==> flow/design.v <==
`timescale 1ns / 1ps
module alu16b(out,in1,in2,clk,rst,sel,zf
    );
output reg [15:0] out;
input [15:0] in1,in2;
input clk,rst;
output reg zf;
input [2:0] sel;
always@(*)
begin
case(sel)
0: out <= in1 + in2;
1: out <= in1 - in2;
2: out <= in1 & in2;
3: out <= in1 | in2;
4: out <= ~in1; 
5: out <= in1 ^ in2;
6: out <= in2;
default: out <= in1 + in2;
endcase
end
always@(posedge clk or negedge rst)
begin
	if(rst == 0)
		zf <= 0;
	else
		zf <= (out == 16'd0);
end
endmodule
---- Step by step through the tools: alu16b ----
What the tools print for alu16b, step after step.
Lines are those of the file above, counted from 1.
Cell names lack the library's common part.
A cell with -- has no value.
set-up
  top module .............................. alu16b
  clock port .............................. clk
  standard-cell library ................... sky130hd
  corner .................................. tt_025C_1v80

---- Word level ----
Yosys after proc, flatten, opt, wreduce and memory -nomap, before mapping. Enables and synchronous resets that opt folds into registers are not counted as muxes. Memory bits, and registers merged into a memory's read port (data or address), are not among the register bits. Print and check cells are not counted. Equal cells are merged and count once.
word-level totals
  register bits after elaboration ......... 1
  bits of input ports ..................... 37
  output and inout bits ................... 17
  elaborated cells ........................ 15
cells by class
  $add $sub $neg .......................... 2
  equal/unequal tests ..................... 6
  multiplexer cells ....................... 1
  bitwise gates (word level) .............. 4
  reductions and logical operators ........ 1
operator list
  cell                                                  number
  parallel mux 16 bit (select 6 bit)                    1
  adder 16 bit                                          1
  subtractor 16 bit                                     1
  AND 16 bit                                            1
  OR 16 bit                                             1
  XOR 16 bit                                            1
  inverter 16 bit                                       1
  logical NOT 16 bit                                    1
  equality test 3 bit (second input constant)           3
  equality test 3 x 2 -> 1 bit (second input constant)  2
  equality test 3 x 1 -> 1 bit (second input constant)  1

---- Longest topological paths ----
Yosys ltp: most cells in a row. Word level: on the elaborated netlist, between registers, memories and ports. Mapped: between sequential cells and ports; inverters and the memories' decode and read muxes count.
depth
  word-level depth ........................ 3
  ABC_AREA ................................ 0
  mapped depth ............................ 16
  gate-level depth less buffers ........... 16

---- Synthesis result ----
Yosys stat after the flow's synthesis: flattened, memories mapped to cells. It holds for the ABC_AREA given above (unset counts as 0); a run with the other value may have another netlist.
Totals and module areas in this step are rounded.
mapped netlist
  cell count .............................. 384
  cell area after synthesis ............... 2,600 µm²
  sequential part of the area ............. 25 µm²
  flip-flop cells ......................... 1
  buffer cells ............................ 15
cell types
  cell      number  area in all (µm²)
  ha_1      48      600.576
  inv_1     46      172.666
  o21ai_0   33      165.158
  xnor2_1   16      140.134
  nand2_1   33      123.869
  a21oi_1   24      120.115
  mux2i_1   9       90.086
  nor2_1    24      90.086
  a211oi_1  7       52.55
  buf_6     4       45.043
  o211ai_1  6       45.043
  o21a_1    6       45.043
  nand2b_1  7       43.792
  a22oi_1   5       37.536
  nor2b_1   6       37.536
  o22ai_1   6       37.536
  or3_1     6       37.536
  nand3_1   7       35.034
Other cell types: 51; their cells: 91.

---- Timing after synthesis ----
Source: OpenSTA report_checks on the synthesized netlist (no wires, ideal clock, input and output delay 20% of the period each), path of least setup slack; recovery checks are left aside. Register names are those of the netlist, which keeps one name where synthesis merged equal registers.
timing path after synthesis
  kind .................................... input-to-output
  from .................................... input port in2[4]
  to ...................................... output port out[14]
  period .................................. 4,680 ps
  external input delay .................... 936 ps
  output delay ............................ 936 ps
  launch time at the first pin ............ 936 ps
  data arrival time ....................... 3,855 ps
  data required time ...................... 3,744 ps
  slack ................................... -111 ps
  delay of the path ....................... 2,919 ps
  driving pins on the path ................ 10
  path buffers ............................ 0
  period reached after synthesis .......... 4,791 ps
"delay of the path" is the arrival time less input delay plus setup time.
At an output port there is no setup time.
"driving pins on the path" counts driving pins, that of a launching flip-flop among them; a cell with two outputs on the path counts twice.
"period reached after synthesis" is the clock period less the worst setup slack; recovery checks do not enter. This is arithmetic on one report: input and output delays are still those of the set period (20% each).
Between the ends stands the longest chain of elaborated cells between them, by number of cells; it is not shown to be the way that was timed. Of several equally long chains one is given.
Each line given opens the expression or statement behind the cell; cells for indexed reads and writes are added by Yosys, which also makes memories of some case tables.
on the way, after synthesis
  path through ............................ or3_1 or3_1 o41ai_1 xnor2_1 ha_1 a2111oi_0 inv_1 o21ai_0 nand2_1 o211ai_1
  cells in the longest elaborated chain ... 2
  elaborated cells on any way between the ends .. 3
  those cells by class .................... add/sub: 2; mux: 1
ends and longest elaborated chain, after synthesis
  item                                RTL line  source
  start, declared                     5         input [15:0] in1,in2;
  adder 16 bit                        19        default: out <= in1 + in2;
  parallel mux 16 bit (select 6 bit)  11        case(sel)
  end, declared                       4         output reg [15:0] out;

---- Timing after layout ----
Path of least setup slack in the final report of run 1 (OpenROAD, finished layout, wires in). Where an end is a register, its clock arrival counts in the times.
The path's times are printed in steps of 10 ps; the period is the one set.
timing path post-layout
  kind .................................... input-to-output
  from .................................... input port in2[5]
  to ...................................... output port out[12]
  period .................................. 8,370 ps
  external input delay .................... 1,670 ps
  output delay ............................ 1,670 ps
  launch time at the first pin ............ 1,670 ps
  data arrival time ....................... 4,750 ps
  data required time ...................... 6,700 ps
  slack ................................... 1,940 ps
  driving pins on the path ................ 15
  path buffers ............................ 4
Between the ends stands the longest chain of elaborated cells between them, by number of cells; it is not shown to be the way that was timed. Of several equally long chains one is given.
on the way, post-layout
  path through ............................ buf_4 or3_4 buf_4 o21ai_4 xnor2_1 ha_2 buf_4 or3_1 a21oi_1 a311oi_2 o21ai_2 a21oi_1 a41o_1 nor3_2 dlygate4sd2_1
  cells in the longest elaborated chain ... 2
  elaborated cells on any way between the ends .. 3
  those cells by class .................... add/sub: 2; mux: 1
ends and longest elaborated chain, post-layout
  item                                RTL line  source
  start, declared                     5         input [15:0] in1,in2;
  adder 16 bit                        19        default: out <= in1 + in2;
  parallel mux 16 bit (select 6 bit)  11        case(sel)
  end, declared                       4         output reg [15:0] out;

Memo
Re: implementation data of alu16b

alu16b through Yosys and OpenROAD on sky130hd: 2 stored runs, unordered, with their settings and measured results. The constraints put input and output delay at 20% of the set period each and load the outputs with 0.01 pF.
"reached clock period" = clock period - worst setup slack. The figure is calculated, with input and output delays left at 20% of the set period.
"time used up by the worst setup path" = time allowed to the worst setup path (clock period - input delay - output delay, where it has them) - its slack; a late launch clock adds to it, a late capture clock takes from it.
"total design power" is the tool's figure for a default switching activity; nothing was simulated.
"time used up by the worst setup path" is known to 10 ps.
The measured numbers are rounded.

---- run 1 ----
settings
  period_ns = 8.37
  CORE_UTILIZATION = 27
  SETUP_SLACK_MARGIN = 1.82
  PLACE_DENSITY_LB_ADDON = 0.04
  CORE_MARGIN = 7
  CELL_PAD_IN_SITES_GLOBAL_PLACEMENT = 1
  ABC_AREA = 0
  GPL_ROUTABILITY_DRIVEN = 1
  CTS_CLUSTER_SIZE = 26
  SLEW_MARGIN = 35
  MIN_ROUTING_LAYER = met1
  CAP_MARGIN = 20
results
  area inside the die boundary ............ 13,000 µm²
  total design power ...................... 0.28 mW
  reached clock period .................... 6,425 ps
  utilization ............................. 0.39
  total negative slack on setup checks .... 0 ps
  cell area after synthesis ............... 2,600 µm²
  time used up by the worst setup path .... 3,080 ps
  class of the worst setup path ........... input-to-output
  setup slack of the critical path ........ 1,900 ps

---- run 2 ----
settings
  period_ns = 5.75
  CORE_UTILIZATION = 39
  CAP_MARGIN = 20
  CORE_MARGIN = 2
  SLEW_MARGIN = 20
results
  area inside the die boundary ............ 7,400 µm²
  total design power ...................... 0.43 mW
  reached clock period .................... 5,591 ps
  utilization ............................. 0.59
  total negative slack on setup checks .... 0 ps
  cell area after synthesis ............... 2,600 µm²
  time used up by the worst setup path .... 3,290 ps
  class of the worst setup path ........... input-to-output
  setup slack of the critical path ........ 160 ps
